==> flow/design.v <==
module memory (
    input clk,
    input rst,
    input mem_req_valid_i,           
    output reg mem_req_ready_o,      
    input [31:0] mem_addr_i,         
    output reg mem_resp_valid_o,     
    input mem_resp_ready_i,          
    output reg [31:0] mem_data_o    
);
parameter MEM_SIZE = 1024;
parameter MEM_ADDR_WIDTH = $clog2(MEM_SIZE);  
parameter ACCEPT_REQ = 2'b00;
parameter READ_WAIT  = 2'b01;
parameter RESPOND    = 2'b10;
reg [31:0] mem [0:MEM_SIZE-1];  
reg [1:0] state;
reg [1:0] next_state;
reg [31:0] mem_addr_reg;
wire [MEM_ADDR_WIDTH-1:0] word_index = mem_addr_reg[MEM_ADDR_WIDTH+1:2];
always @(posedge clk) begin
    if (rst) begin
        state <= ACCEPT_REQ;
        mem_req_ready_o <= 1'b1;
        mem_resp_valid_o <= 1'b0;
        mem_data_o <= 32'd0;
    end else begin
        state <= next_state;
        mem_resp_valid_o <= 1'b0;
        case (state)
            ACCEPT_REQ : begin
                if (mem_req_valid_i) begin
                    mem_addr_reg <= mem_addr_i;
                    mem_req_ready_o <= 1'b0;
                    next_state <= READ_WAIT;
                end
            end
            READ_WAIT : begin
                if (word_index < MEM_SIZE) begin
                    mem_data_o <= mem[word_index];  
                end else begin
                    mem_data_o <= 32'h00000000;  
                end
                mem_resp_valid_o <= 1'b1;
                next_state <= RESPOND;
            end
            RESPOND : begin
                if (mem_resp_ready_i) begin
                    mem_resp_valid_o <= 1'b0;
                    mem_req_ready_o <= 1'b1;
                    next_state <= ACCEPT_REQ;
                end
            end
        endcase
    end
end
integer i;
initial begin
    for (i = 0; i < MEM_SIZE; i = i + 1) begin
        mem[i] <= 32'd0;
    end
    mem[100] = 32'h2000_0001;  
    mem[200] = 32'h3000_0001;  
end
endmodule
# Step by step through the tools: memory
# What the tools print for memory, step after step.
# Lines are those of the file above, counted from 1.
# Operators carry their Yosys type and port widths (W data, S select, Z words).
# Cell names lack the library's common part.
# A cell with - has no value.
[inputs]
top = "memory"
clock_port = "clk"
library = "sky130hd"
pvt_corner = "tt_025C_1v80"

# Word-level counts
# Yosys after proc, flatten, opt, wreduce and memory -nomap, before mapping. Memory bits, and registers merged into a memory's read port (data or address), are not among the register bits. Print and check cells are not counted. Equal cells are merged and count once.
# Memory sizes are those after Yosys's memory passes, which may raise the word count (mostly to a power of two), join words into wider ones and drop unused or constant bits.
[word_totals]
in_bits = 36
n_memories = 1
rom_bits = 3072
clocked_rd_ports_x_width = 3
wordCells = 27
ff_bits = 50
[mem_list]
columns = ["memory", "size", "word_bits", "rd", "write_ports", "line", "text"]
rows = [
  ["mem", 1024, 3, 1, 0, 16, "reg [31:0] mem [0:MEM_SIZE-1];"],
]
[op_classes]
eq_ne = 4
compare = 1
logic = 1
n_reduce_logical = 6
muxes = 8
[ops]
columns = ["op", "n"]
rows = [
  ["$mux W32", 1],
  ["$lt A10 B11 Y1 const B", 1],
  ["$reduce_and A3 Y1", 2],
  ["$pmux W2 S3", 1],
  ["$ne A2 B2 Y1 const B", 2],
  ["$reduce_and A4 Y1", 1],
  ["$mux W2", 2],
  ["$reduce_bool A3 Y1", 1],
  ["$mux W1", 3],
  ["$eq A2 B1 Y1 const B", 1],
  ["$eq A2 B2 Y1 const B", 1],
  ["$logic_not A2 Y1", 1],
  ["$reduce_bool A2 Y1", 1],
  ["$pmux W1 S2", 1],
  ["$not A1 Y1", 1],
]

# Logic depth
# Longest topological path by Yosys (ltp), each cell counted once; first at word level (registers and memories cut), then after technology mapping (sequential cells cut; the memories' decode and read muxes count).
[depth]
word_depth = 3
ABC_AREA = 0
depth_mapped = 5
ltp_nobuf = 5

# Synthesis result
# Yosys stat after the flow's synthesis: flattened, memories mapped to cells. It holds for the ABC_AREA given above (unset counts as 0); a run with the other value may have another netlist.
# The area totals of this step are shown rounded.
[mapped]
seqArea_um2 = 480
synth_area_um2 = 910
mapped_cells = 77
ff_cells = 18
[by_type]
columns = ["cell", "n", "type_area_um2"]
rows = [
  ["edfxtp_1", 12, 360.346],
  ["buf_4", 30, 225.216],
  ["dfxtp_1", 6, 120.115],
  ["ha_1", 4, 50.048],
  ["nand4bb_1", 2, 22.522],
  ["nor2b_1", 3, 18.768],
  ["nor4_2", 1, 12.512],
  ["inv_1", 3, 11.261],
  ["nand2_1", 3, 11.261],
  ["a21oi_1", 2, 10.01],
  ["o21ai_1", 2, 10.01],
  ["nand4b_1", 1, 8.758],
  ["nor2b_2", 1, 8.758],
  ["nor4b_1", 1, 8.758],
  ["nor2_1", 2, 7.507],
  ["o21bai_1", 1, 7.507],
  ["and2_1", 1, 6.256],
  ["nand2b_1", 1, 6.256],
  ["conb_1", 1, 3.754],
]

# Timing after synthesis
# Path of least setup slack by OpenSTA after synthesis, without wires, with an ideal clock, recovery checks aside; 20% of the period is set as input and as output delay. Where synthesis merged equal registers, the netlist keeps one of their names.
[synth_path]
kind = "register to register"
start = "reg state[0]"
end = "reg mem_addr_reg[10]"
launch_ns = 0.000
delay_ns = 1.422
tclk_ns = 1.47
path_buffers = 0
required_ns = 1.093
setup_ns = 0.377
driving_pins = 5
path_slack_ns = 0.049
arrival_time_ns = 1.045
period_less_setup_slack_ns = 1.421
# "delay_ns" = arrival - input delay + setup time.
# "driving_pins" counts driving pins, that of a launching flip-flop among them; a cell with two outputs on the path counts twice.
# "period_less_setup_slack_ns" is the clock period less the worst setup slack; recovery checks do not enter. This is arithmetic on one report: input and output delays are still those of the set period (20% each).
# Between the ends stands the longest chain of elaborated cells between them, by number of cells; it is not shown to be the way that was timed. Of several equally long chains one is given.
# A line is the first line of the expression or statement that the cell stems from. Yosys adds cells for indexed reads and writes and turns some case tables into memories.
[synth_between]
path_cell_list = "dfxtp_1 > inv_1 > ha_1 > nand2_1 > nor2_1"
elab_chain_len = 2
[synth_rtl]
columns = ["item", "line", "text"]
rows = [
  ["from (decl)", 17, "reg [1:0] state;"],
  ["from (assign)", 23, "state <= ACCEPT_REQ;"],
  ["from (assign)", 28, "state <= next_state;"],
  ["$logic_not A2 Y1", 30, "case (state)"],
  ["$reduce_and A3 Y1", "-", ""],
  ["to (assign)", 33, "mem_addr_reg <= mem_addr_i;"],
]

# Path in the finished layout
# From the final timing report of run A: the path of least setup slack in the routed layout; clock arrival at registers is part of the times.
[layout_path]
kind = "register to register"
start = "reg state[0]"
end = "reg next_state[1]"
required_ns = 1.46
path_buffers = 1
arrival_time_ns = 1.35
launch_ns = 0.28
driving_pins = 6
tclk_ns = 1.45
setup_ns = 0.27
path_slack_ns = 0.11
# Between the ends stands the longest chain of elaborated cells between them, by number of cells; it is not shown to be the way that was timed. Of several equally long chains one is given.
# At most two assigning lines are given for a register; there are more.
# The path ends at the enable pin of a flip-flop; only ways to that pin are counted.
[layout_between]
path_cell_list = "dfxtp_2 > inv_2 > ha_2 > nor2b_1 > nor4b_2 > buf_4"
elab_chain_len = 3
[layout_rtl]
columns = ["item", "line", "text"]
rows = [
  ["from (decl)", 17, "reg [1:0] state;"],
  ["from (assign)", 23, "state <= ACCEPT_REQ;"],
  ["from (assign)", 28, "state <= next_state;"],
  ["$eq A2 B1 Y1", 30, "case (state)"],
  ["$reduce_bool A3 Y1", "-", ""],
  ["$reduce_and A4 Y1", "-", ""],
  ["to (assign)", 35, "next_state <= READ_WAIT;"],
  ["to (assign)", 45, "next_state <= RESPOND;"],
  ["to (decl)", 18, "reg [1:0] next_state;"],
]

# Measured results for memory: 2 stored runs of the Yosys and OpenROAD flow on sky130hd. The settings differ; the order carries no meaning. The constraints put input and output delay at 20% of the set period each and load the outputs with 0.01 pF.
# "worstPathTime_ns" = time allowed to the worst setup path (clock period - input delay - output delay, where it has them) - its slack; a late launch clock adds to it, a late capture clock takes from it.
# By "total_power_uw" is meant OpenSTA's value without simulated activity: inputs other than the clock are taken to toggle once in ten clock periods, and the tool carries that through the logic.
# The measured numbers are rounded.

[[run]]
name = "run A"
[run.settings]
period_ns = 1.45
CORE_UTILIZATION = 49
PLACE_DENSITY_LB_ADDON = 0.2
CORE_ASPECT_RATIO = 1.23
CORE_MARGIN = 9
TNS_END_PERCENT = 35
ABC_AREA = 0
CAP_MARGIN = 0
SLEW_MARGIN = 35
[run.results]
final_die_area_um2 = 3700
worstSetupSlack_ns = 0.11
worstPathTime_ns = 1.34
timing.worst_path_kind = "register to register"
total_power_uw = 950
stdcell_area_um2 = 1100
synth_chip_area_um2 = 910
timing.hold.ws_ns = 0.46

[[run]]
name = "run B"
[run.settings]
period_ns = 1.08
CORE_UTILIZATION = 30
SETUP_SLACK_MARGIN = 0.15
PLACE_DENSITY_LB_ADDON = 0.25
TNS_END_PERCENT = 30
GPL_ROUTABILITY_DRIVEN = 1
MAX_ROUTING_LAYER = "met5"
CAP_MARGIN = 20
CORE_MARGIN = 2
SLEW_MARGIN = 20
[run.results]
final_die_area_um2 = 3500
worstSetupSlack_ns = -0.20
worstPathTime_ns = 1.28
timing.worst_path_kind = "register to register"
total_power_uw = 1400
stdcell_area_um2 = 1200
synth_chip_area_um2 = 910
timing.hold.ws_ns = 0.46
