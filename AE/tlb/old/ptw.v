==> flow/design.v <==
module ptw (
    input clk,
    input rst,
    input ptw_req_valid_i,           
    output reg ptw_req_ready_o,      
    input [31:0] ptw_vaddr_i,        
    output reg ptw_resp_valid_o,     
    input ptw_resp_ready_i,          
    output reg [31:0] ptw_pte_o,     
    output reg mem_req_valid_o,      
    input mem_req_ready_i,           
    output reg [31:0] mem_addr_o,    
    input mem_resp_valid_i,          
    output reg mem_resp_ready_o,     
    input [31:0] mem_data_i          
);
parameter SATP_PPN = 32'h1000;  
typedef enum logic [2:0] {
    ACCEPT_REQ,
    READ_LEVEL1,
    WAIT_LEVEL1,
    READ_LEVEL2,
    WAIT_LEVEL2,
    RESPOND
} state_t;
state_t state, next_state;
reg [31:0] vaddr_reg;
reg [31:0] level1_pte;
reg [31:0] level2_pte;
wire [9:0] vpn1 = vaddr_reg[31:22];  
wire [9:0] vpn0 = vaddr_reg[21:12];  
always @(posedge clk) begin
    if (rst) begin
        state <= ACCEPT_REQ;
        ptw_req_ready_o <= 1;
        ptw_resp_valid_o <= 0;
        ptw_pte_o <= 0;
        mem_req_valid_o <= 0;
        mem_addr_o <= 0;
        mem_resp_ready_o <= 0;
        vaddr_reg <= 0;
        level1_pte <= 0;
        level2_pte <= 0;
    end else begin
        state <= next_state;
        case (state)
            ACCEPT_REQ: begin               
                if (ptw_req_valid_i) begin
                    vaddr_reg <= ptw_vaddr_i; 
                    ptw_req_ready_o <= 0;
                    mem_addr_o <= {SATP_PPN, vpn1, 2'b00};
                    mem_req_valid_o <= 1;
                    next_state <= READ_LEVEL1;
                end
            end
            READ_LEVEL1: begin
                if (mem_req_ready_i) begin
                    mem_req_valid_o <= 0; 
                    mem_resp_ready_o <= 1;
                    next_state <= WAIT_LEVEL1;
                end
            end
            WAIT_LEVEL1: begin
                if (mem_resp_valid_i) begin
                    level1_pte <= mem_data_i;
                    if (mem_data_i[0] == 0) begin  
                        ptw_resp_valid_o <= 1;
                        next_state <= RESPOND;
                    end else begin
                        mem_addr_o <= {mem_data_i[31:10], vpn0, 2'b00};  
                        mem_req_valid_o <= 1;
                        next_state <= READ_LEVEL2;
                    end
                end
            end
            READ_LEVEL2: begin
                if (mem_req_ready_i) begin
                    mem_req_valid_o <= 0;
                    mem_resp_ready_o <= 1;
                    next_state <= WAIT_LEVEL2;
                end
            end
            WAIT_LEVEL2: begin
                if (mem_resp_valid_i) begin
                    level2_pte <= mem_data_i;
                    if (mem_data_i[0] == 0) begin  
                        ptw_pte_o <= 0;
                    end else begin
                        ptw_pte_o <= level2_pte; 
                    end
                    ptw_resp_valid_o <= 1;
                    next_state <= RESPOND;
                end
            end
            RESPOND: begin
                if (ptw_resp_ready_i) begin
                    ptw_resp_valid_o = 0;
                    ptw_req_ready_o <= 1;
                    next_state <= ACCEPT_REQ;
                end
            end
        endcase
    end
end
endmodule
== Tool chain data of ptw ==
The steps from the RTL of ptw to its reports follow in flow order.
Line numbers count from 1 in the design file above.
Operators: Yosys type, input widths -> output width; for muxes data width and select width s.
Library cell names are shortened.
The mark - stands for no value.
Set-up
  top: ptw
  clock input: clk
  library: sky130hd
  library corner: tt_025C_1v80

== Elaborated design ==
Yosys after proc, flatten, opt, wreduce and memory -nomap, before mapping. Memory bits, and registers merged into a memory's read port (data or address), are not among the register bits. Print and check cells are not counted.
Word-level totals
  register bits after elaboration: 138
  input port bits: 70
  output and inout port bits: 68
Cells by class
  equality and inequality tests: 14
  multiplexer cells: 28
  bitwise logic cells: 1
  reductions and logical operators: 16
Operator list (count)
  $mux 32: 4
  $pmux 32 s2: 1
  $mux 3: 7
  $pmux 3 s6: 1
  $ne 2x2->1 const B: 8
  $mux 1: 12
  $reduce_and 5->1: 2
  $reduce_and 8->1: 1
  $reduce_and 2->1: 3
  $reduce_bool 2->1: 3
  $eq 3x2->1 const B: 2
  $eq 3x3->1 const B: 2
  $reduce_bool 6->1: 1
  $pmux 1 s3: 2
  $reduce_and 4->1: 1
  $reduce_bool 4->1: 1
  $eq 3x1->1 const B: 1
  $logic_not 3->1: 1
  $reduce_and 3->1: 1
  $reduce_bool 3->1: 1
  $ne 2x1->1 const B: 1
  $reduce_or 2->1: 1
  $pmux 1 s2: 1
  $not 1->1: 1

== Depth ==
Depth = most cells in a row (Yosys ltp): at word level without a register or memory, in the mapped netlist without a sequential cell, where the memories' decode and read muxes count.
Depth
  depth after elaboration: 4
  ABC_AREA: 0
  depth in mapped cells: 5
  mapped depth without buffers: 3

== Mapped cells and area ==
Source: synth_stat.txt of the flow (Yosys; design flattened, memories mapped). It holds for the ABC_AREA given above (unset counts as 0); a run with the other value may have another netlist.
Synthesis totals
  standard cells after synthesis: 567
  cell area after synthesis: 4827.1 um2
  mapped flip-flops: 124
Cell types
  dfxtp_1: count 121, area in all 2.42E+03 um2
  nand2_1: count 161, area in all 604.33 um2
  a21oi_1: count 88, area in all 440.422 um2
  mux2i_1: count 19, area in all 190.182 um2
  nand3_1: count 34, area in all 170.163 um2
  a211oi_1: count 20, area in all 150.144 um2
  nand2b_1: count 21, area in all 131.376 um2
  mux2_2: count 10, area in all 112.608 um2
  buf_2: count 20, area in all 100.096 um2
  edfxtp_1: count 3, area in all 90.086 um2
  buf_4: count 8, area in all 60.058 um2
  clkbuf_1: count 16, area in all 60.058 um2
  inv_1: count 14, area in all 52.55 um2
  nor2b_1: count 6, area in all 37.536 um2
  nor4b_4: count 1, area in all 23.773 um2
  o21ai_0: count 4, area in all 20.019 um2
  nor4b_2: count 1, area in all 15.014 um2
  o21a_1: count 2, area in all 15.014 um2
Not listed: further types 16, cells in them 18.

== Timing after synthesis ==
Path of least setup slack by OpenSTA after synthesis, without wires, with an ideal clock, recovery checks aside; 20% of the period is set as input and as output delay. Where synthesis merged equal registers, the netlist keeps one of their names.
Path after synthesis
  path type: register to register
  from: register state[0]
  to: register next_state[0]
  period: 1.95 ns
  library setup time: 0.327 ns
  launch time at the first pin: 0.000 ns
  data arrival time: 1.164 ns
  data required time: 1.623 ns
  slack: 0.459 ns
  delay of the path: 1.491 ns
  driving pins on the path: 5
  buffers on the path: 1
  period reached after synthesis: 1.491 ns
"delay of the path" is the arrival time less input delay plus setup time.
"driving pins on the path" counts driving pins, that of a launching flip-flop among them; a cell with two outputs on the path counts twice.
"period reached after synthesis" = period - worst setup slack (recovery checks aside). The figure is calculated, with input and output delays left at 20% of the set period.
The rows between start and end are the longest chain of elaborated cells between them; the timing report does not say that the signal goes this way. Where chains are equally long, one stands for them.
A line is the first line of the expression or statement that the cell stems from. Yosys adds cells for indexed reads and writes and turns some case tables into memories.
A register here has more assigning lines than the two given.
Only ways into the end's enable, where the timed path ends, are counted here.
On the way, after synthesis
  path through: dfxtp_1 -> buf_2 -> nor2b_1 -> a311o_1 -> a21oi_1
  cells in the longest elaborated chain: 3
  elaborated cells between the ends (all ways): 14
  source lines of those cells: 1
RTL lines, path after synthesis
  start, declared: RTL line 26  | state_t state, next_state;
  start, assigned: RTL line 34  | state <= ACCEPT_REQ;
  start, assigned: RTL line 45  | state <= next_state;
  $eq 3x2->1: RTL line 46  | case (state)
  $reduce_bool 6->1
  $reduce_and 8->1
  end, assigned: RTL line 53  | next_state <= READ_LEVEL1;
  end, assigned: RTL line 60  | next_state <= WAIT_LEVEL1;
  end, declared: RTL line 26

== Worst path after layout ==
From the final timing report of flow run B: the path of least setup slack in the routed layout; clock arrival at registers is part of the times.
Path after layout
  path type: register to register
  from: register state[0]
  to: register mem_addr_o[31]
  period: 2.69 ns
  library setup time: 0.07 ns
  launch time at the first pin: 0.39 ns
  data arrival time: 2.49 ns
  data required time: 3.01 ns
  slack: 0.52 ns
  driving pins on the path: 5
  buffers on the path: 1
The rows between start and end are the longest chain of elaborated cells between them; the timing report does not say that the signal goes this way. Where chains are equally long, one stands for them.
A register here has more assigning lines than the two given.
On the way, after layout
  path through: dfxtp_1 -> or2_1 -> a21o_2 -> buf_4 -> mux2i_1
  cells in the longest elaborated chain: 3
  elaborated cells between the ends (all ways): 8
  source lines of those cells: 1
RTL lines, path after layout
  start, declared: RTL line 26  | state_t state, next_state;
  start, assigned: RTL line 34  | state <= ACCEPT_REQ;
  start, assigned: RTL line 45  | state <= next_state;
  $eq 3x2->1: RTL line 46  | case (state)
  $reduce_bool 2->1
  $reduce_and 4->1
  end, assigned: RTL line 51  | mem_addr_o <= {SATP_PPN, vpn1, 2'b00};
  end, assigned: RTL line 70  | mem_addr_o <= {mem_data_i[31:10], vpn0, 2'b00};
  end, declared: RTL line 12  | output reg [31:0] mem_addr_o,

Subject: flow runs of ptw

Hi,

Measured results for ptw: 2 stored runs of the Yosys and OpenROAD flow on sky130hd. The settings differ; the order carries no meaning. The constraints put input and output delay at 20% of the set period each and load the outputs with 0.01 pF.
"achieved clock period (ns)": clock period set for the run, less the worst setup slack. It is reckoned from that one timing run; input and output delays stay at 20% of the period that was set.
"worst setup path time (ns)" means the part of the period allowed to the worst setup path (the constraints hold back 20% at inputs and 20% at outputs) less its slack; where the path has registers, the arrival times of their clocks count too.
By "finish__power__total" is meant OpenSTA's value without simulated activity: inputs other than the clock are taken to toggle once in ten clock periods, and the tool carries that through the logic.

Flow files of flow run A
==> flow/run.sh <==
#!/bin/bash
# the make line also repeats the synthesis and layout settings of config.mk as NAME=value (left out here)
make -C /OpenROAD-flow-scripts/flow DESIGN_CONFIG=/design/flow/config.mk WORK_HOME=/design/flow/orfs CLKGATE_MAP_FILE= finish
==> flow/config.mk <==
export PLATFORM = sky130hd
export DESIGN_NAME = ptw
export DESIGN_NICKNAME = ptw
export VERILOG_FILES = /design/flow/design.v
export SDC_FILE = /design/flow/constraint.sdc
export NUM_CORES = 4
export LEC_CHECK = 0
export ABC_AREA = 1
export CAP_MARGIN = 20
export CELL_PAD_IN_SITES_DETAIL_PLACEMENT = 1
export CORE_MARGIN = 3
export CORE_UTILIZATION = 47
export CTS_CLUSTER_SIZE = 46
export GPL_TIMING_DRIVEN = 1
export MAX_ROUTING_LAYER = met5
export MIN_ROUTING_LAYER = met1
export PLACE_DENSITY_LB_ADDON = 0.26
export SETUP_SLACK_MARGIN = 0.42
export SLEW_MARGIN = 15
export TNS_END_PERCENT = 10
==> flow/constraint.sdc <==
create_clock -name core_clock -period 1.7 [get_ports {clk}]
set_input_delay 0.3400 -clock core_clock [delete_from_list [all_inputs] [get_ports {clk}]]
set_output_delay 0.3400 -clock core_clock [all_outputs]
set_load 0.01 [all_outputs]

report of flow run A: did not finish, cts, DPL-0033

Flow files of flow run B
==> flow/run.sh <==
#!/bin/bash
# the make line also repeats the synthesis and layout settings of config.mk as NAME=value (left out here)
make -C /OpenROAD-flow-scripts/flow DESIGN_CONFIG=/design/flow/config.mk WORK_HOME=/design/flow/orfs CLKGATE_MAP_FILE= finish
==> flow/config.mk <==
export PLATFORM = sky130hd
export DESIGN_NAME = ptw
export DESIGN_NICKNAME = ptw
export VERILOG_FILES = /design/flow/design.v
export SDC_FILE = /design/flow/constraint.sdc
export NUM_CORES = 4
export LEC_CHECK = 0
export CAP_MARGIN = 20
export CELL_PAD_IN_SITES_DETAIL_PLACEMENT = 2
export CELL_PAD_IN_SITES_GLOBAL_PLACEMENT = 1
export CORE_ASPECT_RATIO = 0.61
export CORE_MARGIN = 2
export CORE_UTILIZATION = 30
export CTS_CLUSTER_DIAMETER = 96
export CTS_CLUSTER_SIZE = 30
export MAX_ROUTING_LAYER = met4
export PLACE_DENSITY_LB_ADDON = 0.04
export SETUP_SLACK_MARGIN = 0.16
export SLEW_MARGIN = 35
==> flow/constraint.sdc <==
create_clock -name core_clock -period 2.69 [get_ports {clk}]
set_input_delay 0.5380 -clock core_clock [delete_from_list [all_inputs] [get_ports {clk}]]
set_output_delay 0.5380 -clock core_clock [all_outputs]
set_load 0.01 [all_outputs]

report of flow run B
yosys chip area after synthesis (um^2): 4827.1
finish__design__die__area: 17151.9
finish__design__instance__area__stdcell: 6824.0
finish__design__instance__utilization: 0.4304
finish__timing__setup__ws: 0.517
finish__timing__setup__tns: 0.000
finish__timing__hold__ws: 0.453
finish__power__total: 4.659e-03
achieved clock period (ns): 2.173
worst setup path time (ns): 2.17
worst setup path kind: register to register

Regards
